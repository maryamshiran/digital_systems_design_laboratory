==> flow/design.v <==
module uart_rcv #(
    parameter int CLOCK_RATE = 50_000_000,
    parameter int BAUD_RATE  = 115200
) (
    input clk,
    input rst,
    output reg [7:0] data,
    output reg parity,
    input rx
);
    localparam int BAUD_DELAY = (CLOCK_RATE / BAUD_RATE) - 1;
    localparam int BAUD_DELAY0 = (CLOCK_RATE / BAUD_RATE / 2) - 1;
    localparam int IDLE_STOP = 0;
    localparam int START = 1;
    localparam int DATA = 2;
    localparam int PARITY = 3;
    reg [1:0] state;
    reg [2:0] idx;
    reg [31:0] delay;
    reg prx;
    always @(posedge clk, negedge rst) begin
        if (!rst) begin
            delay  <= 0;
            state  <= 0;
            idx    <= 0;
            data   <= 0;
            parity <= 0;
        end else begin
            prx <= rx;
            if (|delay) begin
                delay <= delay - 1;
            end else begin
                case (state)
                    IDLE_STOP: begin
                        if (!rx && prx) begin
                            delay <= BAUD_DELAY0;
                            state <= state + 1;
                        end
                    end
                    START: begin
                        delay <= BAUD_DELAY;
                        state <= state + 1;
                    end
                    DATA: begin
                        delay     <= BAUD_DELAY;
                        idx       <= idx + 1;
                        state     <= state + &idx;
                        data[idx] <= rx;
                    end
                    PARITY: begin
                        delay  <= BAUD_DELAY;
                        parity <= rx;
                        state  <= state + 1;
                    end
                endcase
            end
        end
    end
endmodule
# Tool chain data of uart_rcv
# What the tools print for uart_rcv, step after step.
# Line numbers count from 1 in the design file above.
# Cell names lack the library's common part.
# Not given: -
# design
top,uart_rcv
clock_port,clk
cell_library,sky130hd
pvt_corner,tt_025C_1v80

# Word-level counts
# Yosys after proc, flatten, opt, wreduce and memory -nomap, before mapping. Memory bits, and registers merged into a memory's read port (data or address), are not among the register bits. Print and check cells are not counted. Equal cells are merged and count once.
# bits
register_bits,47
latchBits,0
ram_bits,0
romBits,0
clocked_rd_ports_x_width,0
mem_count,0
inputBits,3
out_inout_bits,9
# op_classes
add_sub_neg,5
multipliers,0
n_div,0
compare,0
equal,5
shifts,2
muxes,6
n_logic,5
reduce_logical,15
# op_table
cell,count
32-bit case mux with 2-bit select,1
32-bit two-way mux,2
32-bit by 1-bit subtractor with 32-bit output with constant B,1
32-bit OR reduction,1
1-bit by 4-bit variable shift with 8-bit output,1
1-bit by 4-bit variable shift with 8-bit output with constant A,1
2-bit AND reduction,4
8-bit AND,1
8-bit OR,1
8-bit inverter,1
8-bit two-way mux,1
3-bit AND reduction,2
3-bit nonzero test,2
3-bit OR reduction,2
2-bit case mux with 3-bit select,1
2-bit == test with constant B,2
3-bit negator with 4-bit output,1
3-bit by 1-bit adder with 3-bit output with constant B,1
3-bit != test with constant B,1
1-bit inverter,2
2-bit by 1-bit adder with 2-bit output,1
2-bit by 1-bit adder with 2-bit output with constant B,1
2-bit by 1-bit == test with 1-bit output with constant B,1
2-bit != test with constant B,1
2-bit zero test,1
2-bit OR reduction,1
2-bit two-way mux,1
1-bit logical AND,1
1-bit zero test,1

# Logic depth
# Depth = most cells in a row (Yosys ltp): at word level without a register or memory, in the mapped netlist without a sequential cell, where the memories' decode and read muxes count.
# logic_depth
ltp_word,6
abc_area,1
depth_mapped,10
ltp_nobuf,10

# Netlist
# The flow's flattened synthesis, as Yosys stat reports it; memories are mapped. The netlist is that of the ABC_AREA named above (0 if unset); the other value can give another one.
# synth_totals
stdcells,412
yosys_area_um2,2952.8
seq_area_um2,1181.1
ff_cells,47
n_buf,6
# types
cell_type,count,type_area_um2
dfrtp_1,46,1.15E+03
nand2_1,124,465.446
nor2_1,83,311.549
nand3_1,33,165.158
inv_1,40,150.144
ha_1,11,137.632
xor2_1,13,113.859
o21ai_0,18,90.086
o21bai_1,6,45.043
nand4_1,7,43.792
nor2_8,2,40.038
buf_6,3,33.782
nand2_2,5,31.28
edfxtp_1,1,30.029
nor2_2,4,25.024
nand2_4,2,22.522
nor2_4,2,22.522
xnor2_1,2,17.517
# Not listed: further types 8, cells in them 10.

# Timing after synthesis
# OpenSTA on the mapped netlist: ideal clock, no wires. The path of least setup slack (recovery checks aside). Input and output delay are each 20% of the period. Register names are those of the netlist, which keeps one name where synthesis merged equal registers.
# synth_path
path_type,register -> register
startpoint,register delay[0]
endpoint,register state[1]
period_ns,4.6
t_first_pin_ns,0.000
t_arrival_ns,1.482
required_time_ns,4.483
path_slack_ns,3.001
delay_ns,1.599
driving_pins,11
n_path_buf,1
period_less_setup_slack_ns,1.599
# "delay_ns" = arrival - input delay + setup time.
# "driving_pins" counts driving pins, that of a launching flip-flop among them; a cell with two outputs on the path counts twice.
# "period_less_setup_slack_ns" is the clock period less the worst setup slack; recovery checks do not enter. This is arithmetic on one report: input and output delays are still those of the set period (20% each).
# The rows between start and end are the longest chain of elaborated cells between them; the timing report does not say that the signal goes this way. Where chains are equally long, one stands for them.
# Each line given opens the expression or statement behind the cell; cells for indexed reads and writes are added by Yosys, which also makes memories of some case tables.
# A register here has more assigning lines than the two given.
# synth_via
path_cell_list,dfrtp_1 > inv_1 > ha_1 > nand2_4 > nor2_8 > nand2_4 > nor2_8 > buf_6 > nand2_2 > nand2_1 > nand2_1
elab_chain_len,3
cone_cells,3
cone_lines,1
cone_classes,1 x logic; 2 x reduce/logical
# synth_lines
element,line_no,source
"start, declared",19,reg [31:0] delay;
"start, assigned",23,delay  <= 0;
"start, assigned",31,delay <= delay - 1;
32-bit OR reduction,30,if (|delay) begin
1-bit inverter,-,
3-bit AND reduction,-,
"end, assigned",37,state <= state + 1;
"end, assigned",42,state <= state + 1;
"end, declared",17,reg [1:0] state;

# Path in the finished layout
# Path of least setup slack in the final report of run 2 (OpenROAD, finished layout, wires in). Where an end is a register, its clock arrival counts in the times.
# layout_path
path_type,register -> register
startpoint,register delay[0]
endpoint,register data[3]
period_ns,3.32
t_first_pin_ns,0.31
t_arrival_ns,2.49
required_time_ns,3.52
path_slack_ns,1.03
driving_pins,10
n_path_buf,0
# The rows between start and end are the longest chain of elaborated cells between them; the timing report does not say that the signal goes this way. Where chains are equally long, one stands for them.
# A register here has more assigning lines than the two given.
# layout_via
path_cell_list,dfrtp_1 > inv_1 > ha_1 > nand2_4 > nor2_8 > nand2_4 > nor2_8 > nand2_2 > nand2_1 > nand2_1
elab_chain_len,3
cone_cells,3
cone_lines,1
cone_classes,1 x logic; 2 x reduce/logical
# layout_lines
element,line_no,source
"start, declared",19,reg [31:0] delay;
"start, assigned",23,delay  <= 0;
"start, assigned",31,delay <= delay - 1;
32-bit OR reduction,30,if (|delay) begin
1-bit inverter,-,
2-bit AND reduction,-,
"end, assigned",26,data   <= 0;
"end, assigned",48,data[idx] <= rx;
"end, declared",7,"output reg [7:0] data,"

# Design uart_rcv on sky130hd. What follows are 2 stored runs of the flow, each under its own settings; their order means nothing. The constraints put input and output delay at 20% of the set period each and load the outputs with 0.01 pF.
# "period_reached_ns" means the clock period less the worst setup slack. The figure is calculated, with input and output delays left at 20% of the set period.
# "worst_setup_path_time_ns" = time allowed to the worst setup path (clock period - input delay - output delay, where it has them) - its slack; a late launch clock adds to it, a late capture clock takes from it.
# "final_power_w": no workload was simulated; the value follows from the tool's default switching activity.
# A setting shown as - is not set for that run.
# Results: - = not shown.
run,period_ns,CORE_UTILIZATION,SETUP_SLACK_MARGIN,PLACE_DENSITY,CELL_PAD_IN_SITES_GLOBAL_PLACEMENT,ABC_AREA,CTS_CLUSTER_SIZE,SLEW_MARGIN,CAP_MARGIN,CORE_MARGIN,PLACE_DENSITY_LB_ADDON,CORE_ASPECT_RATIO,GPL_TIMING_DRIVEN,CTS_CLUSTER_DIAMETER,MIN_ROUTING_LAYER,total_die_area_um2,util_pct,worst_setup_path_time_ns,critical_path_type,post_synth_area_um2,cell_area_final_um2,final_power_w,period_reached_ns,tns_ns,worstSetupSlack_ns
run 1,2.59,56,0.2,0.7,2,0,88,10,20,2,-,-,-,-,-,-,-,-,-,-,-,-,-,-,-
run 2,3.32,46,-,-,2,1,-,20,20,6,0.14,1.59,1,284,met1,8537.9,52.6,2.29,register -> register,2952.8,3245.6,0.0011,2.287,0.000,1.033
# Run 1: not finished: placement ended with error GPL-0301
