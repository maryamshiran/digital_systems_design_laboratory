==> flow/design.v <==
module incubator (
    input clk,
    input rst,
    input [7:0] t,
    output reg heater,
    output reg cooler,
    output reg [3:0] crs
);
    reg sm;
    reg [1:0] state0;
    reg [1:0] state1;
    always_ff @(posedge clk, negedge rst) begin
        if (!rst) begin
            sm <= 0;
            state0 <= 0;
            state1 <= 0;
        end else begin
            if (sm == 0) begin
                if (state0 == 0) begin
                    if (t < 15) begin
                        state0 <= 2;
                    end else if (t > 35) begin
                        state0 <= 1;
                        sm <= 1;
                        state1 <= 0;
                    end
                end else if (state0 == 1) begin
                    if (t < 25) begin
                        state0 <= 0;
                    end
                end else begin
                    if (t > 30) begin
                        state0 <= 0;
                    end
                end
            end else begin
                if (state1 == 0) begin
                    if (t > 35) begin
                        state1 <= state1 + 1;
                    end
                end else if (state1 == 1) begin
                    if (t > 40) begin
                        state1 <= state1 + 1;
                    end else if (t < 25) begin
                        state1 <= state1 - 1;
                        sm <= 0;
                    end
                end else if (state1 == 2) begin
                    if (t > 45) begin
                        state1 <= state1 + 1;
                    end else if (t < 35) begin
                        state1 <= state1 - 1;
                    end
                end else begin
                    if (t < 40) begin
                        state1 <= state1 - 1;
                    end
                end
            end
        end
    end
    always_comb begin
        if (state0 == 0) begin
            cooler = 0;
            heater = 0;
        end else if (state0 == 1) begin
            cooler = 1;
            heater = 0;
        end else begin
            heater = 1;
            cooler = 0;
        end
        if (state1 == 0) begin
            crs = 0;
        end else if (state1 == 1) begin
            crs = 4;
        end else if (state1 == 2) begin
            crs = 6;
        end else begin
            crs = 8;
        end
    end
endmodule
# [Reports on incubator]
# Tool output for the design above, in the order of the flow.
# Lines are those of the file above, counted from 1.
# Library cell names are shortened.
# A cell with - has no value.
[design] top_module="incubator" clock="clk" lib="sky130hd" lib_corner="tt_025C_1v80"

# [After elaboration]
# Source: Yosys, flattened and elaborated, memories not mapped. Widths are those after wreduce. Registers that Yosys merges into a memory's read port (data or address) are not register bits. Print and check cells do not count. Equal cells are merged and count once.
[op_classes] addsub=2 n_cmp=8 eq_ne=10 n_mux=34 bitwise=1 n_reduce_logical=7
[op_table] operator="2-to-1 mux 2 bit" n=19
[op_table] operator="> comparator 8 x 6 -> 1 bit (second input constant)" n=3
[op_table] operator="< comparator 8 x 6 -> 1 bit (second input constant)" n=2
[op_table] operator="2-to-1 mux 1 bit" n=12
[op_table] operator="2-to-1 mux 4 bit" n=3
[op_table] operator="< comparator 8 x 4 -> 1 bit (second input constant)" n=1
[op_table] operator="> comparator 8 x 5 -> 1 bit (second input constant)" n=1
[op_table] operator="< comparator 8 x 5 -> 1 bit (second input constant)" n=1
[op_table] operator="AND reduction 7 bit" n=1
[op_table] operator="inequality test 3 bit (second input constant)" n=2
[op_table] operator="inequality test 6 bit (second input constant)" n=1
[op_table] operator="inequality test 5 x 1 -> 1 bit (second input constant)" n=1
[op_table] operator="inequality test 5 bit (second input constant)" n=1
[op_table] operator="equality test 2 x 1 -> 1 bit (second input constant)" n=2
[op_table] operator="inequality test 2 bit (second input constant)" n=2
[op_table] operator="zero test 2 bit" n=2
[op_table] operator="nonzero test 2 bit" n=2
[op_table] operator="AND reduction 4 bit" n=1
[op_table] operator="nonzero test 3 bit" n=1
[op_table] operator="adder 2 x 1 -> 2 bit (second input constant)" n=1
[op_table] operator="subtractor 2 x 1 -> 2 bit (second input constant)" n=1
[op_table] operator="equality test 2 bit (second input constant)" n=1
[op_table] operator="inverter 1 bit" n=1
[bits] ff_bits=5 in_bits=10 output_inout_bits=6 elab_cells=65

# [Logic depth]
# Depth = most cells in a row (Yosys ltp): at word level without a register or memory, in the mapped netlist without a sequential cell, where the memories' decode and read muxes count.
[depth] depth_word=7 abc_area=0 ltp_mapped=7 mapped_depth_nobuf=7

# [Synthesis result]
# Yosys stat after the flow's synthesis: flattened, memories mapped to cells. It holds for the ABC_AREA given above (unset counts as 0); a run with the other value may have another netlist.
[synth_totals] cell_count=68 synth_area_mm2=0.0006006 seqArea_mm2=0.0001514 ff_cells=6
[by_type] type="dfrtp_1" n=5
[by_type] type="ha_1" n=5
[by_type] type="o21ai_0" n=7
[by_type] type="dfstp_2" n=1
[by_type] type="nand2_1" n=6
[by_type] type="inv_1" n=5
[by_type] type="a2111oi_0" n=2
[by_type] type="o31a_1" n=2
[by_type] type="o41ai_1" n=2
[by_type] type="a2111oi_2" n=1
[by_type] type="nor2_1" n=4
[by_type] type="nor3b_1" n=2
[by_type] type="o211ai_2" n=1
[by_type] type="o31ai_2" n=1
[by_type] type="buf_6" n=1
[by_type] type="a221o_1" n=1
[by_type] type="and4b_1" n=1
[by_type] type="nor4bb_1" n=1
# Not listed: further types 20, cells in them 20.

# [Worst setup path after synthesis]
# Path of least setup slack by OpenSTA after synthesis, without wires, with an ideal clock, recovery checks aside; 20% of the period is set as input and as output delay. Where synthesis merged equal registers, the netlist keeps one of their names.
[synth_timing] path_type="reg-to-reg" from="register state1[0]" to="register state1[0]" tclk_ps=2190 t_arrival_ps=1909 required_ps=2086 slack_ps=177 path_delay_ps=2013 path_stages=8 path_buffers=0 synth_period_reached_ps=2013
# "path_delay_ps" is the arrival time less input delay plus setup time.
# "path_stages" counts driving pins, that of a launching flip-flop among them; a cell with two outputs on the path counts twice.
# "synth_period_reached_ps" = period - worst setup slack (recovery checks aside). The figure is calculated, with input and output delays left at 20% of the set period.
# The rows between start and end are the longest chain of elaborated cells between them; the timing report does not say that the signal goes this way. Where chains are equally long, one stands for them.
# Each line given opens the expression or statement behind the cell; cells for indexed reads and writes are added by Yosys, which also makes memories of some case tables.
# At most two assigning lines are given for a register; there are more.
[synth_between] path_cell_list="dfrtp_1 inv_1 ha_1 and2b_2 and4b_1 a221o_1 or4b_1 o311ai_1" elab_chain_cells=7 cells_between=20
[synth_lines] item="start: declaration" line_no=11 text="reg [1:0] state1;"
[synth_lines] item="start: assignment" line_no=39 text="state1 <= state1 + 1;"
[synth_lines] item="start: assignment" line_no=43 text="state1 <= state1 + 1;"
[synth_lines] item="subtractor 2 x 1 -> 2 bit" line_no=52 text="state1 <= state1 - 1;"
[synth_lines] item="2-to-1 mux 2 bit" line_no=51 text="end else if (t < 35) begin"
[synth_lines] item="2-to-1 mux 2 bit" line_no=49 text="if (t > 45) begin"
[synth_lines] item="2-to-1 mux 2 bit" line_no=48 text="end else if (state1 == 2) begin"
[synth_lines] item="2-to-1 mux 2 bit" line_no=41 text="end else if (state1 == 1) begin"
[synth_lines] item="2-to-1 mux 2 bit" line_no=37 text="if (state1 == 0) begin"
[synth_lines] item="2-to-1 mux 2 bit" line_no=18 text="if (sm == 0) begin"
[synth_lines] item="end: assignment" line_no=39
[synth_lines] item="end: assignment" line_no=43
[synth_lines] item="end: declaration" line_no=11

# Flow runs of incubator

Design incubator on sky130hd. What follows are 2 stored runs of the flow, each under its own settings; their order means nothing. The constraints put input and output delay at 20% of the set period each and load the outputs with 0.01 pF.
[run A] settings: period_ns=1.44, CORE_UTILIZATION=37, PLACE_DENSITY=0.44, CORE_ASPECT_RATIO=1.05, CELL_PAD_IN_SITES_DETAIL_PLACEMENT=2, TNS_END_PERCENT=50, GPL_TIMING_DRIVEN=1, GPL_ROUTABILITY_DRIVEN=0, CTS_CLUSTER_DIAMETER=292, CAP_MARGIN=30, MIN_ROUTING_LAYER=met2, MAX_ROUTING_LAYER=met4, CORE_MARGIN=2, SLEW_MARGIN=20
[run A] result: did not finish, placement stopped with DPL-0033
[run B] settings: period_ns=1.28, CORE_UTILIZATION=59, SETUP_SLACK_MARGIN=0.26, PLACE_DENSITY=0.76, CORE_MARGIN=10, CELL_PAD_IN_SITES_GLOBAL_PLACEMENT=1, CELL_PAD_IN_SITES_DETAIL_PLACEMENT=2, ABC_AREA=0, GPL_TIMING_DRIVEN=1, GPL_ROUTABILITY_DRIVEN=1, CTS_CLUSTER_DIAMETER=316, CAP_MARGIN=10, MAX_ROUTING_LAYER=met5, SLEW_MARGIN=20
[run B] result: did not finish, placement stopped with GPL-0301
