==> flow/design.v <==
module stack_behavioural ( 
input clk,                
input rstN,               
input [3:0] data_in,      
input push,               
input pop,                
output reg [3:0] data_out,  
output reg full,          
output reg empty          
); 
reg [3:0] stack_mem [7:0];
reg [3:0] stack_pointer; 
integer i; 
always @(posedge clk) begin 
    if (!rstN) begin    
        for (i = 0; i < 8; i = i + 1) begin 
            stack_mem[i] <= 0; 
        end 
        stack_pointer <= 0; 
        full <= 0; 
        empty <= 1; 
    end else begin 
        if (push && !pop && !full) begin 
            stack_mem[stack_pointer] <= data_in; 
            stack_pointer <= stack_pointer + 1; 
            full <= (stack_pointer == 8); 
            empty <= 0; 
        end  
        else if (pop && !push && !empty) begin 
            stack_pointer <= stack_pointer - 1; 
            data_out <= stack_mem[stack_pointer]; 
            full <= 0; 
            empty <= (stack_pointer == 0); 
        end 
    end 
end 
endmodule 
* Tool chain data of stack_behavioural
What the tools print for stack_behavioural, step after step.
Line numbers count from 1 in the design file above.
Operators: Yosys type, input widths -> output width; for muxes data width and select width s.
Library cell names are shortened.
The mark n/a stands for no value.
- Top :: stack_behavioural
- Clock port :: clk
- Standard-cell library :: sky130hd
- Timing corner :: tt_025C_1v80

* Word-level counts
Yosys after proc, flatten, opt, wreduce and memory -nomap, before mapping. Memory bits, and registers merged into a memory's read port (data or address), are not among the register bits. Print and check cells are not counted. Equal cells are merged and count once.
Memory sizes are those after Yosys's memory passes, which may raise the word count (mostly to a power of two), join words into wider ones and drop unused or constant bits.
- Multiplexer cells :: 13
- Bitwise logic cells :: 1
- Equality and inequality tests :: 1
- Reduce/logical cells :: 11
- $add $sub $neg :: 2
** Operators by type and width (number)
- $mux 4 :: 4
- $mux 1 :: 7
- $mux 3 :: 2
- $logic_and 1x1->1 :: 4
- $logic_not 1->1 :: 4
- $add 4x1->4 const B :: 1
- $sub 4x1->4 const B :: 1
- $eq 4x4->1 const B :: 1
- $logic_not 4->1 :: 1
- $reduce_and 3->1 :: 1
- $reduce_bool 2->1 :: 1
- $not 1->1 :: 1
- Memory cells :: 1
- Input port bits :: 8
- Output and inout bits :: 6
- Bits in writable memories :: 32
- Cells after elaboration :: 32
- Flip-flop bits (word level) :: 6
** Memory list
- stack_mem :: words 8, bits a word 4, line 11 : reg [3:0] stack_mem [7:0];

* Logic depth
Yosys ltp: most cells in a row. Word level: on the elaborated netlist, between registers, memories and ports. Mapped: between sequential cells and ports; inverters and the memories' decode and read muxes count.
- Depth in word-level cells :: 5
- ABC_AREA :: 0
- Gate-level depth with buffers :: 6
- Gate-level depth less buffers :: 6

* Synthesis result
Yosys stat after the flow's synthesis: flattened, memories mapped to cells. It holds for the ABC_AREA given above (unset counts as 0); a run with the other value may have another netlist.
The area totals of this step are shown rounded.
** Cell types
- edfxtp_1 :: number 36, area in all 1.08E+03 um2
- mux4_2 :: number 6, area in all 135.13 um2
- nor2_1 :: number 33, area in all 123.869 um2
- dfxtp_1 :: number 6, area in all 120.115 um2
- o21ai_0 :: number 10, area in all 50.048 um2
- nand3b_1 :: number 6, area in all 45.043 um2
- mux2_2 :: number 3, area in all 33.782 um2
- nand2_1 :: number 8, area in all 30.029 um2
- ha_1 :: number 2, area in all 25.024 um2
- buf_2 :: number 4, area in all 20.019 um2
- fa_1 :: number 1, area in all 20.019 um2
- nand3_1 :: number 4, area in all 20.019 um2
- nor3b_4 :: number 1, area in all 18.768 um2
- or3b_2 :: number 2, area in all 17.517 um2
- a211oi_1 :: number 2, area in all 15.014 um2
- and4bb_2 :: number 1, area in all 12.512 um2
- nand2b_1 :: number 2, area in all 12.512 um2
- nor3b_2 :: number 1, area in all 12.512 um2
Other cell types: 27; their cells: 31.
- Sequential area :: 1200 um2
- Buffer cells :: 9
- Standard cells after synthesis :: 159
- Mapped area :: 2020 um2
- Flip-flop cells :: 42

* Worst setup path after synthesis
OpenSTA on the mapped netlist: ideal clock, no wires. The path of least setup slack (recovery checks aside). Input and output delay are each 20% of the period. Register names are those of the netlist, which keeps one name where synthesis merged equal registers.
- Path type :: input port to flip-flop
- From :: input pop
- To :: register stack_pointer[3]
- Arrival :: 2.012 ns
- Time at the first pin :: 0.516 ns
- Period :: 2.58 ns
- Path delay :: 1.630 ns
- Stages on the path :: 6
- Path buffers :: 0
- Setup time :: 0.134 ns
- Input delay :: 0.516 ns
- Required time :: 2.446 ns
- Path slack :: 0.434 ns
- Period reached after synthesis :: 2.146 ns
"path delay" is the arrival time less input delay plus setup time.
"stages on the path": output pins that drive a net of the path, with the launching flip-flop's if there is one; two outputs of one cell count as two.
"period reached after synthesis" = period - worst setup slack (recovery checks aside). The figure is calculated, with input and output delays left at 20% of the set period.
Between the ends stands the longest chain of elaborated cells between them, by number of cells; it is not shown to be the way that was timed. Of several equally long chains one is given.
Each line given opens the expression or statement behind the cell; cells for indexed reads and writes are added by Yosys, which also makes memories of some case tables.
At most two assigning lines are given for a register; there are more.
- Path through :: nor3b_4 > inv_1 > ha_1 > a21oi_1 > a211oi_1 > or4_1
- Cells in the longest elaborated chain :: 4
- Elaborated cells on any way between the ends :: 8
- Source lines of those cells :: 2
- Those cells by class :: mux: 2; reduce/logical: 6
** RTL lines, path after synthesis
- from (decl) :: line 6 : input pop,
- $logic_and 1x1->1 x2 :: line 29 : else if (pop && !push && !empty) begin
- $mux 4 :: line 29
- $mux 4 :: line 23 : if (push && !pop && !full) begin
- to (assign) :: line 25 : stack_pointer <= stack_pointer + 1;
- to (assign) :: line 30 : stack_pointer <= stack_pointer - 1;
- to (decl) :: line 12 : reg [3:0] stack_pointer;

* Worst path after layout
Path of least setup slack in the final report of stored run 1 (OpenROAD, finished layout, wires in). Where an end is a register, its clock arrival counts in the times.
- Path type :: input port to flip-flop
- From :: input push
- To :: register stack_pointer[3]
- Path slack :: 0.40 ns
- Setup time :: 0.12 ns
- Stages on the path :: 7
- Required time :: 3.31 ns
- Path buffers :: 1
- Period :: 3.14 ns
- Time at the first pin :: 0.63 ns
- Arrival :: 2.92 ns
- Input delay :: 0.63 ns
Between the ends stands the longest chain of elaborated cells between them, by number of cells; it is not shown to be the way that was timed. Of several equally long chains one is given.
At most two assigning lines are given for a register; there are more.
- Path through :: clkdlybuf4s50_1 > nor3b_4 > inv_1 > ha_1 > a21oi_1 > a211oi_1 > or4_1
- Cells in the longest elaborated chain :: 5
- Elaborated cells on any way between the ends :: 8
- Source lines of those cells :: 2
- Those cells by class :: mux: 2; reduce/logical: 6
** RTL lines, path post-layout
- from (decl) :: line 5 : input push,
- $logic_not 1->1 :: line 29 : else if (pop && !push && !empty) begin
- $logic_and 1x1->1 x2 :: line 29
- $mux 4 :: line 29
- $mux 4 :: line 23 : if (push && !pop && !full) begin
- to (assign) :: line 25 : stack_pointer <= stack_pointer + 1;
- to (assign) :: line 30 : stack_pointer <= stack_pointer - 1;
- to (decl) :: line 12 : reg [3:0] stack_pointer;

Data sheet: physical implementation of stack_behavioural

Measured data: module stack_behavioural, platform sky130hd, 2 stored runs of the flow under differing settings, order arbitrary. Input and output delays are each 20% of the period that was set; the output load is 0.01 pF.
"reached clock period" is the run's clock period less its worst setup slack. It is reckoned from that one timing run; input and output delays stay at 20% of the period that was set.
"time used up by the worst setup path" means the part of the period allowed to the worst setup path (the constraints hold back 20% at inputs and 20% at outputs) less its slack; where the path has registers, the arrival times of their clocks count too.
"power consumption": no workload was simulated; the value follows from the tool's default switching activity.
The results are shown rounded.

* Stored run 1
** Files
==> flow/run.sh <==
#!/bin/bash
# the make line also repeats the synthesis and layout settings of config.mk as NAME=value (left out here)
make -C /OpenROAD-flow-scripts/flow DESIGN_CONFIG=/design/flow/config.mk WORK_HOME=/design/flow/orfs CLKGATE_MAP_FILE= finish
==> flow/config.mk <==
export PLATFORM = sky130hd
export DESIGN_NAME = stack_behavioural
export DESIGN_NICKNAME = stack_behavioural
export VERILOG_FILES = /design/flow/design.v
export SDC_FILE = /design/flow/constraint.sdc
export NUM_CORES = 4
export LEC_CHECK = 0
export ABC_AREA = 0
export CAP_MARGIN = 20
export CORE_ASPECT_RATIO = 1.45
export CORE_MARGIN = 2
export CORE_UTILIZATION = 26
export SETUP_SLACK_MARGIN = -0.13
export SLEW_MARGIN = 10
export TNS_END_PERCENT = 50
==> flow/constraint.sdc <==
create_clock -name core_clock -period 3.14 [get_ports {clk}]
set_input_delay 0.6280 -clock core_clock [delete_from_list [all_inputs] [get_ports {clk}]]
set_output_delay 0.6280 -clock core_clock [all_outputs]
set_load 0.01 [all_outputs]
** Results
- Worst hold slack :: 0.551 ns
- Synthesis area :: 2020 um2
- Time used up by the worst setup path :: 2.12 ns
- Class of the worst setup path :: input port to flip-flop
- Power consumption :: 1160 µW
- Final utilization :: 32.0 %
- Post-route setup TNS :: 0.000 ns
- Std-cell area (final layout) :: 2400 um2
- Area of the die :: 8500 um2
- Lowest setup slack :: 0.396 ns
- Reached clock period :: 2.744 ns

* Stored run 2
** Files
==> flow/run.sh <==
#!/bin/bash
# the make line also repeats the synthesis and layout settings of config.mk as NAME=value (left out here)
make -C /OpenROAD-flow-scripts/flow DESIGN_CONFIG=/design/flow/config.mk WORK_HOME=/design/flow/orfs CLKGATE_MAP_FILE= finish
==> flow/config.mk <==
export PLATFORM = sky130hd
export DESIGN_NAME = stack_behavioural
export DESIGN_NICKNAME = stack_behavioural
export VERILOG_FILES = /design/flow/design.v
export SDC_FILE = /design/flow/constraint.sdc
export NUM_CORES = 4
export LEC_CHECK = 0
export CAP_MARGIN = 30
export CELL_PAD_IN_SITES_DETAIL_PLACEMENT = 2
export CORE_ASPECT_RATIO = 1.59
export CORE_MARGIN = 6
export CORE_UTILIZATION = 15
export CTS_CLUSTER_DIAMETER = 361
export HOLD_SLACK_MARGIN = 0.24
export MAX_ROUTING_LAYER = met4
export MIN_ROUTING_LAYER = met1
export PLACE_DENSITY_LB_ADDON = 0.17
export SETUP_SLACK_MARGIN = 0.24
export SLEW_MARGIN = 20
==> flow/constraint.sdc <==
create_clock -name core_clock -period 2.17 [get_ports {clk}]
set_input_delay 0.4340 -clock core_clock [delete_from_list [all_inputs] [get_ports {clk}]]
set_output_delay 0.4340 -clock core_clock [all_outputs]
set_load 0.01 [all_outputs]
** Results
- Worst hold slack :: 0.543 ns
- Synthesis area :: 2020 um2
- Time used up by the worst setup path :: 1.37 ns
- Class of the worst setup path :: input port to flip-flop
- Power consumption :: 2100 µW
- Final utilization :: 21.3 %
- Post-route setup TNS :: 0.000 ns
- Std-cell area (final layout) :: 2760 um2
- Area of the die :: 16500 um2
- Lowest setup slack :: 0.368 ns
- Reached clock period :: 1.802 ns
